==> flow/design.v <==
typedef logic[3:0]   nibble;
typedef logic[15:0]  hword;
typedef logic[31:0]  word;
typedef logic[63:0]  dword;
typedef logic[127:0] qword;
typedef logic[30:0]  hptr;
typedef logic[29:0]  ptr;
typedef logic[27:0]  qptr;
typedef logic[$clog2(16) - 1:0] reg_num;
typedef logic[2:0] alu_op;
typedef struct packed
{
	logic execute,
	      alu,
	      branch,
	      ext,
	      ldst,
	      mul,
	      sys;
} ctrl_decode;
typedef struct packed
{
	reg_num    ra,
	           rb,
	           rd;
	logic[5:0] imm;
	logic      uses_ra,
	           uses_rb,
	           uses_imm,
	           writeback;
} data_decode;
typedef struct packed
{
	alu_op op;
} alu_decode;
typedef struct packed
{
	logic[11:0] offset;
	logic[1:0]  cond;
	logic       indirect;
} branch_decode;
typedef struct packed
{
	logic[4:0] op;
} ext_decode;
typedef struct packed
{
	logic[3:0] op;
} sys_decode;
typedef struct packed
{
	hptr          pc;
	ctrl_decode   ctrl;
	data_decode   data;
	alu_decode    alu;
	branch_decode branch;
	ext_decode    ext;
	sys_decode    sys;
} insn_decode;
typedef struct packed
{
	word    value;
	logic   ready;
	reg_num rd;
} wb_line;
module core_regs_forward
(
	input  logic   clk,
	               rst_n,
	input  word    rd_hold,
	               wr_hold_a,
	               wr_hold_b,
	input  reg_num rd_r,
	               wr_hold_r_a,
	               wr_hold_r_b,
	output word    rd
);
	reg_num rd_hold_r;
	always_comb begin
		rd = rd_hold;
		if(rd_hold_r == wr_hold_r_a)
			rd = wr_hold_a;
		if(rd_hold_r == wr_hold_r_b)
			rd = wr_hold_b;
		if(rd_hold_r == 4'b0000)
			rd = 0;
	end
	always @(posedge clk)
		rd_hold_r <= rd_r;
endmodule
module core_regs
(
	input  logic    clk,
	                rst_n,
	input  reg_num  rd_r_a,
	                rd_r_b,
	                rd_r_c,
	                rd_r_d,
	input  wb_line  wr_a,
	                wr_b,
	output word     rd_value_a,
	                rd_value_b,
	                rd_value_c,
	                rd_value_d
);
	word file[16]  ;
	word rd_hold_a, rd_hold_b, rd_hold_c, rd_hold_d, wr_hold_a, wr_hold_b;
	reg_num wr_hold_r_a, wr_hold_r_b;
	core_regs_forward fwd_a
	(
		.rd(rd_value_a),
		.rd_r(rd_r_a),
		.rd_hold(rd_hold_a),
		.*
	);
	core_regs_forward fwd_b
	(
		.rd(rd_value_b),
		.rd_r(rd_r_b),
		.rd_hold(rd_hold_b),
		.*
	);
	core_regs_forward fwd_c
	(
		.rd(rd_value_c),
		.rd_r(rd_r_c),
		.rd_hold(rd_hold_c),
		.*
	);
	core_regs_forward fwd_d
	(
		.rd(rd_value_d),
		.rd_r(rd_r_d),
		.rd_hold(rd_hold_d),
		.*
	);
	always_ff @(posedge clk) begin
		if(wr_a.ready)
			file[wr_a.rd] <= wr_a.value;
		if(wr_b.ready)
			file[wr_b.rd] <= wr_b.value;
		rd_hold_a <= file[rd_r_a];
		rd_hold_b <= file[rd_r_b];
		rd_hold_c <= file[rd_r_c];
		rd_hold_d <= file[rd_r_d];
		wr_hold_a <= wr_a.value;
		wr_hold_b <= wr_b.value;
		wr_hold_r_a <= wr_a.ready ? wr_a.rd : 4'b0000;
		wr_hold_r_b <= wr_b.ready ? wr_b.rd : 4'b0000;
	end
endmodule
### Tool chain data of core_regs

What the tools print for core_regs, step after step.
Lines are those of the file above, counted from 1.
Cell names lack the library's common part.
Not given: --

* top: core_regs
* clock input: clk
* library: sky130hd
* library corner: tt_025C_1v80

### Word level

Counts by Yosys on the flattened word-level netlist (proc, flatten, opt, wreduce; memories kept). Print and check cells are left out. Cells with the same type and inputs are merged into one.
Yosys's memory passes give these memory sizes; they may raise the number of words (mostly to a power of two), join words into wider ones and drop unused or constant bits.

* register bits: 88
* RAM bits: 512
* word width x clocked read ports: 128
* memories kept: 1
* bits of input ports: 92
* output and inout port bits: 128

* eq/ne operators: 8
* mux-type cells: 18
* reductions and logical operators: 4

Memory list
* file: words 16, bits a word 32, read ports 4, write ports 2, RTL line 106 `word file[16] ;`

Operators with widths (number)
* two-way mux 32 bit: 14
* == test 4 bit: 8
* logical NOT 4 bit: 4
* two-way mux 4 bit: 2
* two-way mux 1 bit: 2

### Longest topological paths

Depth = most cells in a row (Yosys ltp): at word level without a register or memory, in the mapped netlist without a sequential cell, where the memories' decode and read muxes count.

* depth in word-level cells: 4
* ABC_AREA: 0
* gate-level depth with buffers: 7
* depth with buffers taken out: 4

### Synthesis result

The flow's flattened synthesis, as Yosys stat reports it; memories are mapped. The netlist is that of the ABC_AREA named above (0 if unset); the other value can give another one.
The area totals of this step are shown rounded.

* cell count: 2978
* mapped area: 44400 µm²
* flip-flops: 728

Cell types
* edfxtp_1: number 512, area in all 1.54E+04 µm²
* mux4_2: number 512, area in all 1.15E+04 µm²
* mux2_2: number 474, area in all 5.34E+03 µm²
* dfxtp_1: number 216, area in all 4.32E+03 µm²
* a22oi_1: number 256, area in all 1.92E+03 µm²
* mux2i_1: number 128, area in all 1.28E+03 µm²
* clkbuf_1: number 210, area in all 788.256 µm²
* o21ai_0: number 134, area in all 670.643 µm²
* a21oi_1: number 128, area in all 640.614 µm²
* nand2_1: number 133, area in all 499.229 µm²
* buf_2: number 96, area in all 480.461 µm²
* mux2_4: number 31, area in all 465.446 µm²
* xnor2_1: number 28, area in all 245.235 µm²
* buf_6: number 10, area in all 112.608 µm²
* mux2_1: number 7, area in all 78.826 µm²
* buf_1: number 19, area in all 71.318 µm²
* and2_1: number 11, area in all 68.816 µm²
* nor2b_1: number 9, area in all 56.304 µm²

Not listed: further types 17, cells in them 64.
The figures by module come from a second, unflattened synthesis with its own total; it is not the netlist above.

* cells (unflattened synthesis): 2974
* area (unflattened synthesis): 44500 µm²

Rows give one instance, submodules left out.

By module
* core_regs: instances 1, cells 2482, area 40900 µm², sequential area 19400 µm²
* core_regs_forward: instances 4, cells 123, area 895 µm², sequential area 80.1 µm²

### Path before layout

OpenSTA on the mapped netlist: ideal clock, no wires. The path of least setup slack (recovery checks aside). Input and output delay are each 20% of the period. Register names are those of the netlist, which keeps one name where synthesis merged equal registers.

* path kind: input -> register
* start: input port wr_a
* end: memory file[1][0]
* clock period: 5.22 ns
* external input delay: 1.044 ns
* library setup time: 0.466 ns
* time at the first pin: 1.044 ns
* data arrival time: 3.853 ns
* data required time: 4.754 ns
* path slack: 0.901 ns
* delay of the path: 3.275 ns
* stages: 2
* path buffers: 0
* synthesis period reached: 4.319 ns

"delay of the path" is the arrival time less input delay plus setup time.
"stages" counts driving pins, that of a launching flip-flop among them; a cell with two outputs on the path counts twice.
"synthesis period reached" = period - worst setup slack (recovery checks aside). The figure is calculated, with input and output delays left at 20% of the set period.
An end named without its bit number is one bit of that signal or, where synthesis recoded a state register, one of its new flip-flops.
Between the ends stands the longest chain of elaborated cells between them, by number of cells; it is not shown to be the way that was timed. Of several equally long chains one is given.
A line is the first line of the expression or statement that the cell stems from. Yosys adds cells for indexed reads and writes and turns some case tables into memories.

* cell sequence: or3b_2 > o21ai_0
* length of the longest elaborated chain: 1
* elaborated cells on any way between the ends: 1

RTL lines, path after synthesis
* start: declaration: RTL line 99 `input wb_line wr_a,`
* two-way mux 4 bit: RTL line 138 `if(wr_a.ready)`
* end: declaration: RTL line 106 `word file[16] ;`

### Path in the finished layout

From the final timing report of run A: the path of least setup slack in the routed layout; clock arrival at registers is part of the times.

* path kind: register -> output
* start: register wr_hold_r_a[0]
* end: output port rd_value_d[20]
* clock period: 3.07 ns
* external output delay: 0.61 ns
* time at the first pin: 0.67 ns
* data arrival time: 2.56 ns
* data required time: 2.46 ns
* path slack: -0.10 ns
* stages: 9
* path buffers: 4

Between the ends stands the longest chain of elaborated cells between them, by number of cells; it is not shown to be the way that was timed. Of several equally long chains one is given.

* cell sequence: dfxtp_4 > xor2_1 > nor4_4 > buf_12 > buf_12 > buf_16 > mux2i_4 > a21oi_1 > buf_2
* length of the longest elaborated chain: 4
* elaborated cells on any way between the ends: 4

RTL lines, path post-layout
* start: declaration: RTL line 108 `reg_num wr_hold_r_a, wr_hold_r_b;`
* start: assignment: RTL line 148 `wr_hold_r_a <= wr_a.ready ? wr_a.rd : 4'b0000;`
* == test 4 bit: RTL line 81 `if(rd_hold_r == wr_hold_r_a)`
* two-way mux 32 bit: RTL line 81
* two-way mux 32 bit: RTL line 83 `if(rd_hold_r == wr_hold_r_b)`
* two-way mux 32 bit: RTL line 85 `if(rd_hold_r == 4'b0000)`
* end: declaration: RTL line 104 `rd_value_d`

Subject: core_regs on sky130hd, stored results

Hello all,

Design core_regs on sky130hd. What follows are 2 stored runs of the flow, each under its own settings; their order means nothing. The constraints put input and output delay at 20% of the set period each and load the outputs with 0.01 pF.
"achieved period": clock period set for the run, less the worst setup slack. It is reckoned from that one timing run; input and output delays stay at 20% of the period that was set.
"time on the worst setup path" = time allowed to the worst setup path (clock period - input delay - output delay, where it has them) - its slack; a late launch clock adds to it, a late capture clock takes from it.
"power" rests on the timing tool's default activity at the inputs, not on a simulated workload.
The measured numbers are rounded.

### Run A

Settings: `period_ns=3.07`, `CORE_UTILIZATION=45`, `SETUP_SLACK_MARGIN=0.89`, `PLACE_DENSITY_LB_ADDON=0.01`, `CORE_MARGIN=3`, `CELL_PAD_IN_SITES_GLOBAL_PLACEMENT=0`, `ABC_AREA=0`, `GPL_TIMING_DRIVEN=0`, `GPL_ROUTABILITY_DRIVEN=1`, `CAP_MARGIN=20`, `SLEW_MARGIN=20`

- Post-layout utilization: 0.584
- Worst setup slack after layout: -0.102 ns
- Time on the worst setup path: 2.56 ns
- Kind of the worst setup path: register -> output
- Full die area: 102000 µm²
- Chip area after synthesis (Yosys): 44400 µm²
- Standard-cell area after layout: 56800 µm²
- Setup TNS: -0.648 ns
- Worst hold slack in the final report: 0.228 ns
- Achieved period: 3.172 ns
- Power: 27.9 mW

### Run B

Settings: `period_ns=3.21`, `CORE_UTILIZATION=52`, `SETUP_SLACK_MARGIN=-0.21`, `PLACE_DENSITY=0.92`, `CORE_ASPECT_RATIO=1.37`, `CELL_PAD_IN_SITES_GLOBAL_PLACEMENT=2`, `GPL_TIMING_DRIVEN=0`, `GPL_ROUTABILITY_DRIVEN=1`, `CTS_CLUSTER_SIZE=100`, `SLEW_MARGIN=5`, `MIN_ROUTING_LAYER=met1`, `MAX_ROUTING_LAYER=met5`, `CAP_MARGIN=20`, `CORE_MARGIN=2`

- Post-layout utilization: 0.619
- Worst setup slack after layout: -0.244 ns
- Time on the worst setup path: 2.81 ns
- Kind of the worst setup path: input -> register
- Full die area: 87700 µm²
- Chip area after synthesis (Yosys): 44400 µm²
- Standard-cell area after layout: 52400 µm²
- Setup TNS: -15.9 ns
- Worst hold slack in the final report: 0.564 ns
- Achieved period: 3.454 ns
- Power: 25.3 mW

Thanks
