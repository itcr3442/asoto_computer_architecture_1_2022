==> flow/design.v <==
module vga
(
	input  logic       clk,
	                   rst_n,
	output logic[25:0] avl_address,
	output logic       avl_read,
	input  logic[15:0] avl_readdata,
	input  logic       avl_waitrequest,
	                   avl_readdatavalid,
	output logic       vga_clk,
	                   vga_hsync,
	                   vga_vsync,
	                   vga_blank_n,
	                   vga_sync_n,
	output logic[7:0]  vga_r,
	                   vga_g,
	                   vga_b
);
	localparam H_ACTIVE_NO = 640;
	localparam H_ACTIVE    = 10'd640;
	localparam H_FPORCH    = 10'd16;
	localparam H_SYNC      = 10'd96;
	localparam H_BPORCH    = 10'd48;
	localparam V_ACTIVE    = 10'd480;
	localparam V_FPORCH    = 10'd11;
	localparam V_SYNC      = 10'd2;
	localparam V_BPORCH    = 10'd31;
	localparam H_FPORCH_AT = H_BPORCH + H_ACTIVE;
	localparam H_SYNC_AT   = H_FPORCH_AT + H_FPORCH;
	localparam H_TOTAL     = H_SYNC_AT + H_SYNC;
	localparam V_FPORCH_AT = V_BPORCH + V_ACTIVE;
	localparam V_SYNC_AT   = V_FPORCH_AT + V_FPORCH;
	localparam V_TOTAL     = V_SYNC_AT + V_SYNC;
	typedef struct packed
	{
		logic[4:0] r;
		logic[5:0] g;
		logic[4:0] b;
	} pix;
	enum int unsigned
	{
		A,
		B
	} reading, next_reading, fill_start_reading;
	pix current, read_a, read_b;
	pix scanline_a[H_ACTIVE_NO];
	pix scanline_b[H_ACTIVE_NO];
	logic next_active;
	logic[24:0] addr;
	logic[10 - 1:0] x, y, next_x, next_y, next_hsync,
	                         pending_read, pending_data, read_idx, write_idx;
	assign vga_clk = clk;
	assign vga_sync_n = 0;
	assign vga_blank_n = 1;
	assign avl_address = {addr, 1'b0};
	assign vga_r = {current.r, current.r[4], current.r[4], current.r[4]};
	assign vga_g = {current.g, current.g[5], current.g[5]};
	assign vga_b = {current.b, current.b[4], current.b[4], current.b[4]};
	assign read_idx = next_x - H_BPORCH;
	assign next_reading = next_y[0] ^ (next_x < H_FPORCH_AT) ? A : B;
	assign next_active
		=  next_x >= H_BPORCH && next_x < H_FPORCH_AT
		&& next_y >= V_BPORCH && next_y < V_FPORCH_AT;
	always_comb begin
		unique case(reading)
			A: current = read_a;
			B: current = read_b;
		endcase
		if(!next_active)
			current = {$bits(current){1'b0}};
		if(x != H_TOTAL - 1) begin
			next_x = x + 1;
			next_y = y;
		end else begin
			next_x = 0;
			next_y = y != V_TOTAL - 1 ? y + 1 : 0;
		end
	end
	always @(posedge clk or negedge rst_n)
		if(!rst_n) begin
			x <= H_TOTAL - 1;
			y <= V_TOTAL - 1;
			reading <= A;
			write_idx <= 0;
			pending_read <= 0;
			pending_data <= 0;
			fill_start_reading <= A;
			read_a <= 0;
			read_b <= 0;
			addr <= 0;
			avl_read <= 0;
			vga_hsync <= 0;
			vga_vsync <= 0;
		end else begin
			if(next_active)
				unique case(next_reading)
					A: read_a <= scanline_a[read_idx];
					B: read_b <= scanline_b[read_idx];
				endcase
			if(avl_readdatavalid) begin
				unique case(fill_start_reading)
					A: scanline_b[write_idx] <= avl_readdata;
					B: scanline_a[write_idx] <= avl_readdata;
				endcase
				write_idx <= write_idx + 1;
				pending_data <= pending_data - 1;
			end
			if(!avl_read || !avl_waitrequest) begin
				avl_read <= 0;
				if(pending_read != 0) begin
					addr <= addr + 1;
					avl_read <= 1;
					pending_read <= pending_read - 1;
				end
			end
			if(pending_read == 0 && pending_data == 0 && next_reading != reading) begin
				if(y >= V_BPORCH - 2 && y < V_FPORCH_AT - 2) begin
					write_idx <= 0;
					pending_read <= H_ACTIVE;
					pending_data <= H_ACTIVE;
					fill_start_reading <= next_reading;
				end else
					addr <= {$bits(addr){1'b1}};
			end
			x <= next_x;
			y <= next_y;
			reading <= next_reading;
			vga_hsync <= next_x < H_SYNC_AT;
			vga_vsync <= next_y < V_SYNC_AT;
		end
endmodule
## Tool chain data of vga

Tool output for the design above, in the order of the flow.
Line numbers count from 1 in the design file above.
Not given: -

- Top module: vga
- Clock port: clk
- Standard-cell library: sky130hd
- Corner: tt_025C_1v80

## Word-level counts

Counts by Yosys on the flattened word-level netlist (proc, flatten, opt, wreduce; memories kept). Register bits leave out memories and registers merged into their read ports (data or address). Print and check cells are left out. Cells with the same type and inputs are merged into one.

- Flip-flop bits (word level): 114
- Output and inout port bits: 56
- Cells after elaboration: 92

- Add/sub/neg operators: 8
- Order comparisons: 8
- Eq/ne operators: 6
- Shifts and indexed selects: 4
- Mux-type cells: 23
- Bitwise operators: 8
- Reductions and logical operators: 20

Operator list:

| kind | number |
|---|---|
| two-way mux 10 bit | 13 |
| two-way mux 25 bit | 4 |
| zero test 32 bit | 3 |
| two-way mux 16 bit | 3 |
| variable part select 16 x 10 -> 1 bit | 2 |
| bitwise AND 16 bit | 2 |
| OR 16 bit | 2 |
| parallel mux 16 bit (select 2 bit) | 1 |
| adder 10 x 1 -> 10 bit (second input constant) | 3 |
| less-than comparator 10 bit (second input constant) | 3 |
| adder 25 x 1 -> 25 bit (second input constant) | 1 |
| subtractor 10 x 1 -> 10 bit (second input constant) | 2 |
| inequality test 10 bit (second input constant) | 2 |
| >= comparator 10 x 5 -> 1 bit (second input constant) | 2 |
| less-than comparator 10 x 9 -> 1 bit (second input constant) | 2 |
| zero test 10 bit | 2 |
| variable shift 1 x 11 -> 16 bit | 1 |
| variable shift 1 x 11 -> 16 bit (first input constant) | 1 |
| inverter 16 bit | 1 |
| negation 10 -> 11 bit | 1 |
| subtractor 10 x 6 -> 10 bit (second input constant) | 1 |
| >= comparator 10 x 6 -> 1 bit (second input constant) | 1 |
| nonzero test 10 bit | 1 |
| logical AND 1 bit | 6 |
| AND reduction 2 bit | 3 |
| AND reduction 3 bit | 2 |
| == test 1 bit (second input constant) | 3 |
| inverter 1 bit | 2 |

Not listed: further kinds 5, cells in them 7.

## Longest topological paths

Depth = most cells in a row (Yosys ltp): at word level without a register or memory, in the mapped netlist without a sequential cell, where the memories' decode and read muxes count.

- Depth after elaboration: 8
- ABC_AREA: 0
- Gate-level depth with buffers: 12

## After synthesis

Source: synth_stat.txt of the flow (Yosys; design flattened, memories mapped). It holds for the ABC_AREA given above (unset counts as 0); a run with the other value may have another netlist.
Totals and module areas in this step are rounded.

- Mapped cells: 628
- Synthesis area: 0.00645 mm^2
- Flip-flop cells: 115
- Buffers: 61

Cell types:

| cell type | number |
|---|---|
| sky130_fd_sc_hd__dfrtp_1 | 71 |
| sky130_fd_sc_hd__edfxtp_1 | 32 |
| sky130_fd_sc_hd__mux2_2 | 36 |
| sky130_fd_sc_hd__dfstp_2 | 12 |
| sky130_fd_sc_hd__xor2_1 | 33 |
| sky130_fd_sc_hd__nand2_1 | 62 |
| sky130_fd_sc_hd__xnor2_1 | 25 |
| sky130_fd_sc_hd__buf_4 | 27 |
| sky130_fd_sc_hd__nor2_1 | 45 |
| sky130_fd_sc_hd__nand3_1 | 32 |
| sky130_fd_sc_hd__ha_1 | 10 |
| sky130_fd_sc_hd__clkbuf_1 | 27 |
| sky130_fd_sc_hd__nand4_1 | 16 |
| sky130_fd_sc_hd__nor4_1 | 14 |
| sky130_fd_sc_hd__o21ai_0 | 16 |
| sky130_fd_sc_hd__and4_1 | 8 |
| sky130_fd_sc_hd__mux2i_1 | 7 |
| sky130_fd_sc_hd__o221ai_1 | 8 |

Not listed: further types 50, cells in them 147.

Flow measurements of vga on sky130hd: 2 stored runs with different settings, listed in no order. Input and output delays are each 20% of the period that was set; the output load is 0.01 pF.
By "clock period achieved" is meant the clock period of the run minus its worst setup slack. This is arithmetic on one report: input and output delays are still those of the set period (20% each).
By "critical setup path time" is meant the share of the clock period that the worst setup path is allowed (20% is reserved at inputs, 20% at outputs), minus its slack. Clock arrival times at its registers enter into it.
"power consumption": no workload was simulated; the value follows from the tool's default switching activity.
"critical setup path time" is known to 10 ps.
Values from the reports are rounded here.

### Entry A

Settings: `period_ns=3.71`, `CAP_MARGIN=20`, `CORE_MARGIN=2`, `CORE_UTILIZATION=40`, `SLEW_MARGIN=20`

- Power consumption: 0.00418 W
- Full die area: 0.0172 mm^2
- Critical setup path time: 3120 ps
- Worst setup path kind: register to output
- Std-cell area (final layout): 0.00806 mm^2
- Mapped cell area after synthesis: 0.00645 mm^2
- Clock period achieved: 3858 ps
- Final design utilization: 50.9 %
- Lowest setup slack: -148 ps
- Post-route setup TNS: -148 ps

### Entry B

Settings: `period_ns=3.31`, `CORE_UTILIZATION=55`, `PLACE_DENSITY_LB_ADDON=0.21`, `CORE_ASPECT_RATIO=1.81`, `CORE_MARGIN=2`, `CELL_PAD_IN_SITES_GLOBAL_PLACEMENT=2`, `TNS_END_PERCENT=65`, `GPL_TIMING_DRIVEN=0`, `GPL_ROUTABILITY_DRIVEN=0`, `CTS_CLUSTER_SIZE=20`, `CTS_CLUSTER_DIAMETER=263`, `SLEW_MARGIN=25`, `MIN_ROUTING_LAYER=met2`, `CAP_MARGIN=20`

Did not finish, placement stopped with FLW-0024.
